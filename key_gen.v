==> flow/design.v <==
module prng (outf, inp8, clk,load,reset);
input clk, reset, load;
input [7:0] inp8; 	 
output [7:0] outf; 	 
wire out1, out2,out3; 	 
reg [7:0] ff; 		 
always @(posedge clk or posedge reset)
begin 
	if (reset) begin
		ff <= 0;
	end
	else if (load) begin
		ff <= inp8;
	end
	else begin
		ff[6:0] = (ff[7:1]);  
		ff[7] = out3;  
	end
end
assign out1 = ff[1];
assign out2 = ff[0];
assign out3 = out1^out2;
assign 	outf = ff;
endmodule
`timescale 1 ns/ 100 ps
module key_gen (input [31:0]seed, input clk,load,reset, output [31:0] Key);
prng RAND1(Key[31:24], seed[31:24], clk,load,reset);
prng RAND2(Key[23:16], seed[23:16], clk,load,reset);
prng RAND3(Key[15:8], seed[15:8], clk,load,reset);
prng RAND4(Key[7:0], seed[7:0], clk,load,reset);
endmodule
== From RTL to reports: key_gen ==
The steps from the RTL of key_gen to its reports follow in flow order.
Line numbers count from 1 in the design file above.
Operators carry their Yosys type and port widths (W data, S select, Z words).
Cell names lack the library's common part.
Not given: --

* Top: key_gen
* Clock input: clk
* Standard-cell library: sky130hd
* Timing corner: tt_025C_1v80

== Word-level counts ==
Yosys after proc, flatten, opt, wreduce and memory -nomap, before mapping. Enables and synchronous resets that opt folds into registers are not counted as muxes. Memory bits, and registers merged into a memory's read port (data or address), are not among the register bits. Print and check cells are not counted. Equal cells are merged and count once.

* Bitwise logic cells: 4
* Muxes and demuxes: 8

{| class="wikitable"
|+ Operator list
! operator !! count
|-
| $mux W7 || 4
|-
| $xor A1 B1 Y1 || 4
|-
| $mux W1 || 4
|}

* Output and inout port bits: 32
* Flip-flop bits (word level): 32
* Input port bits: 35
* Word-level cells: 16

== Depth ==
Depth = most cells in a row (Yosys ltp): at word level without a register or memory, in the mapped netlist without a sequential cell, where the memories' decode and read muxes count.

* Depth in word-level cells: 2
* ABC_AREA: 0
* Gate-level depth with buffers: 4
* Mapped depth without buffers: 2

== Netlist ==
Yosys stat after the flow's synthesis: flattened, memories mapped to cells. It holds for the ABC_AREA given above (unset counts as 0); a run with the other value may have another netlist.

{| class="wikitable"
|+ Cell types
! type !! count !! area in all (um^2)
|-
| dfrtp_1 || 32 || 800.768
|-
| mux2_4 || 22 || 330.317
|-
| mux2_2 || 6 || 67.565
|-
| buf_4 || 8 || 60.058
|-
| buf_12 || 2 || 40.038
|-
| xnor2_1 || 4 || 35.034
|-
| buf_6 || 2 || 22.522
|-
| o21ai_0 || 4 || 20.019
|-
| nand2_1 || 4 || 15.014
|-
| inv_1 || 1 || 3.754
|}

* Flip-flop cells: 32
* Synthesis area: 1,395.1 um^2
* Cells in the netlist: 85
* Buffer cells: 12
* Sequential part of the area: 800.8 um^2

By module: a second synthesis without flattening, with its own total; a netlist apart from the flattened one above.

* Cells (unflattened synthesis): 88
* Area (unflattened synthesis): 1,411.4 um^2

Rows give one instance, submodules left out.

{| class="wikitable"
|+ Modules
! module !! sequential area (um^2) !! instances !! area (um^2) !! cells
|-
| prng || 200.2 || 4 || 352.8 || 22
|-
| key_gen || 0.0 || 1 || 0.0 || 0
|}

== Path before layout ==
OpenSTA on the mapped netlist: ideal clock, no wires. The path of least setup slack (recovery checks aside). Input and output delay are each 20% of the period. Register names are those of the netlist, which keeps one name where synthesis merged equal registers.

* Path kind: in2reg
* From: in load
* To: reg RAND1.ff[0]
* Launch time at the first pin: 0.199 ns
* Setup time: 0.125 ns
* Stages on the path: 3
* Arrival time: 0.756 ns
* Path buffers: 2
* Clock period: 0.997 ns
* Path delay: 0.682 ns
* Data required time: 0.872 ns
* Slack: 0.116 ns
* External input delay: 0.199 ns
* Synthesis period reached: 0.881 ns

"path delay" = arrival - input delay + setup time.
"stages on the path": output pins that drive a net of the path, with the launching flip-flop's if there is one; two outputs of one cell count as two.
"synthesis period reached" is the clock period less the worst setup slack; recovery checks do not enter. This is arithmetic on one report: input and output delays are still those of the set period (20% each).
The rows between start and end are the longest chain of elaborated cells between them; the timing report does not say that the signal goes this way. Where chains are equally long, one stands for them.
A line is the first line of the expression or statement that the cell stems from. Yosys adds cells for indexed reads and writes and turns some case tables into memories.
At most two assigning lines are given for a register; there are more.

* Cell sequence: buf_6 > buf_12 > mux2_4
* Cells in the longest elaborated chain: 1
* Elaborated cells on any way between the ends: 1
* RTL lines with such cells: 1
* Classes of those cells: mux: 1

{| class="wikitable"
|+ RTL lines, path post-synthesis
! item !! RTL line !! text
|-
| start: declaration || 26 || <nowiki>module key_gen (input [31:0]seed, input clk,load,reset, output [31:0] Key);</nowiki>
|-
| $mux W7 || 12 || <nowiki>else if (load) begin</nowiki>
|-
| end: assignment || 13 || <nowiki>ff <= inp8;</nowiki>
|-
| end: assignment || 16 || <nowiki>ff[6:0] = (ff[7:1]);</nowiki>
|-
| end: declaration || 6 || <nowiki>reg [7:0] ff;</nowiki>
|}

== Timing after layout ==
From the final timing report of run A: the path of least setup slack in the routed layout; clock arrival at registers is part of the times.

* Path kind: reg2out
* From: reg RAND4.ff[1]
* To: out Key[1]
* Clock period: 1.41 ns
* Arrival time: 0.98 ns
* External output delay: 0.28 ns
* Stages on the path: 2
* Data required time: 1.13 ns
* Slack: 0.15 ns
* Launch time at the first pin: 0.27 ns
* Path buffers: 1

At most two assigning lines are given for a register; there are more.

* Cell sequence: dfrtp_1 > dlygate4sd2_1
* Cells in the longest elaborated chain: 0
* Elaborated cells on any way between the ends: 0
* RTL lines with such cells: 0

{| class="wikitable"
|+ RTL lines, path post-layout
! item !! RTL line !! text
|-
| start: declaration || 6 || <nowiki>reg [7:0] ff;</nowiki>
|-
| start: assignment || 13 || <nowiki>ff <= inp8;</nowiki>
|-
| start: assignment || 16 || <nowiki>ff[6:0] = (ff[7:1]);</nowiki>
|-
| end: declaration || 26 || <nowiki>module key_gen (input [31:0]seed, input clk,load,reset, output [31:0] Key);</nowiki>
|}

==> runs of key_gen <==
Top module key_gen; platform sky130hd; tools Yosys and OpenROAD; 2 stored runs in no particular order. Input and output delays are each 20% of the period that was set; the output load is 0.01 pF.
"reached clock period": clock period set for the run, less the worst setup slack. It is reckoned from that one timing run; input and output delays stay at 20% of the period that was set.
"time of the worst setup path" is the time allowed to the run's worst setup path (the clock period less input and output delay, where it has them) less its slack. Clock arrival times count: a late capture clock shortens it, a late launch clock lengthens it.

=== Run A ===
{| class="wikitable"
! Setting !! Value
|-
| period_ns || 1.41
|-
| CORE_UTILIZATION || 16
|-
| PLACE_DENSITY_LB_ADDON || 0.25
|-
| CELL_PAD_IN_SITES_GLOBAL_PLACEMENT || 3
|-
| CTS_CLUSTER_SIZE || 87
|-
| CTS_CLUSTER_DIAMETER || 305
|-
| CAP_MARGIN || 35
|-
| MIN_ROUTING_LAYER || met1
|-
| CORE_MARGIN || 2
|-
| SLEW_MARGIN || 20
|-
! Result !! Value
|-
| Chip area in the Yosys report || 1,395.1 um^2
|-
| Die footprint || 9,481.9 um^2
|-
| Standard-cell area after routing || 2,175.8 um^2
|-
| Worst setup slack after layout || 0.148 ns
|-
| Reached clock period || 1.262 ns
|-
| Time of the worst setup path || 0.98 ns
|-
| Class of the worst setup path || reg2out
|}

=== Run B ===
{| class="wikitable"
! Setting !! Value
|-
| period_ns || 0.574
|-
| CORE_UTILIZATION || 36
|-
| SETUP_SLACK_MARGIN || 0.09
|-
| PLACE_DENSITY_LB_ADDON || 0.25
|-
| CORE_ASPECT_RATIO || 0.88
|-
| CELL_PAD_IN_SITES_GLOBAL_PLACEMENT || 1
|-
| ABC_AREA || 1
|-
| GPL_TIMING_DRIVEN || 0
|-
| CTS_CLUSTER_SIZE || 44
|-
| CTS_CLUSTER_DIAMETER || 363
|-
| MIN_ROUTING_LAYER || met1
|-
| MAX_ROUTING_LAYER || met4
|-
| CAP_MARGIN || 20
|-
| CORE_MARGIN || 2
|-
| SLEW_MARGIN || 20
|-
! Result !! Value
|-
| Chip area in the Yosys report || 1,348.8 um^2
|-
| Die footprint || 4,253.3 um^2
|-
| Standard-cell area after routing || 2,378.5 um^2
|-
| Worst setup slack after layout || -0.463 ns
|-
| Reached clock period || 1.037 ns
|-
| Time of the worst setup path || 0.92 ns
|-
| Class of the worst setup path || reg2out
|}
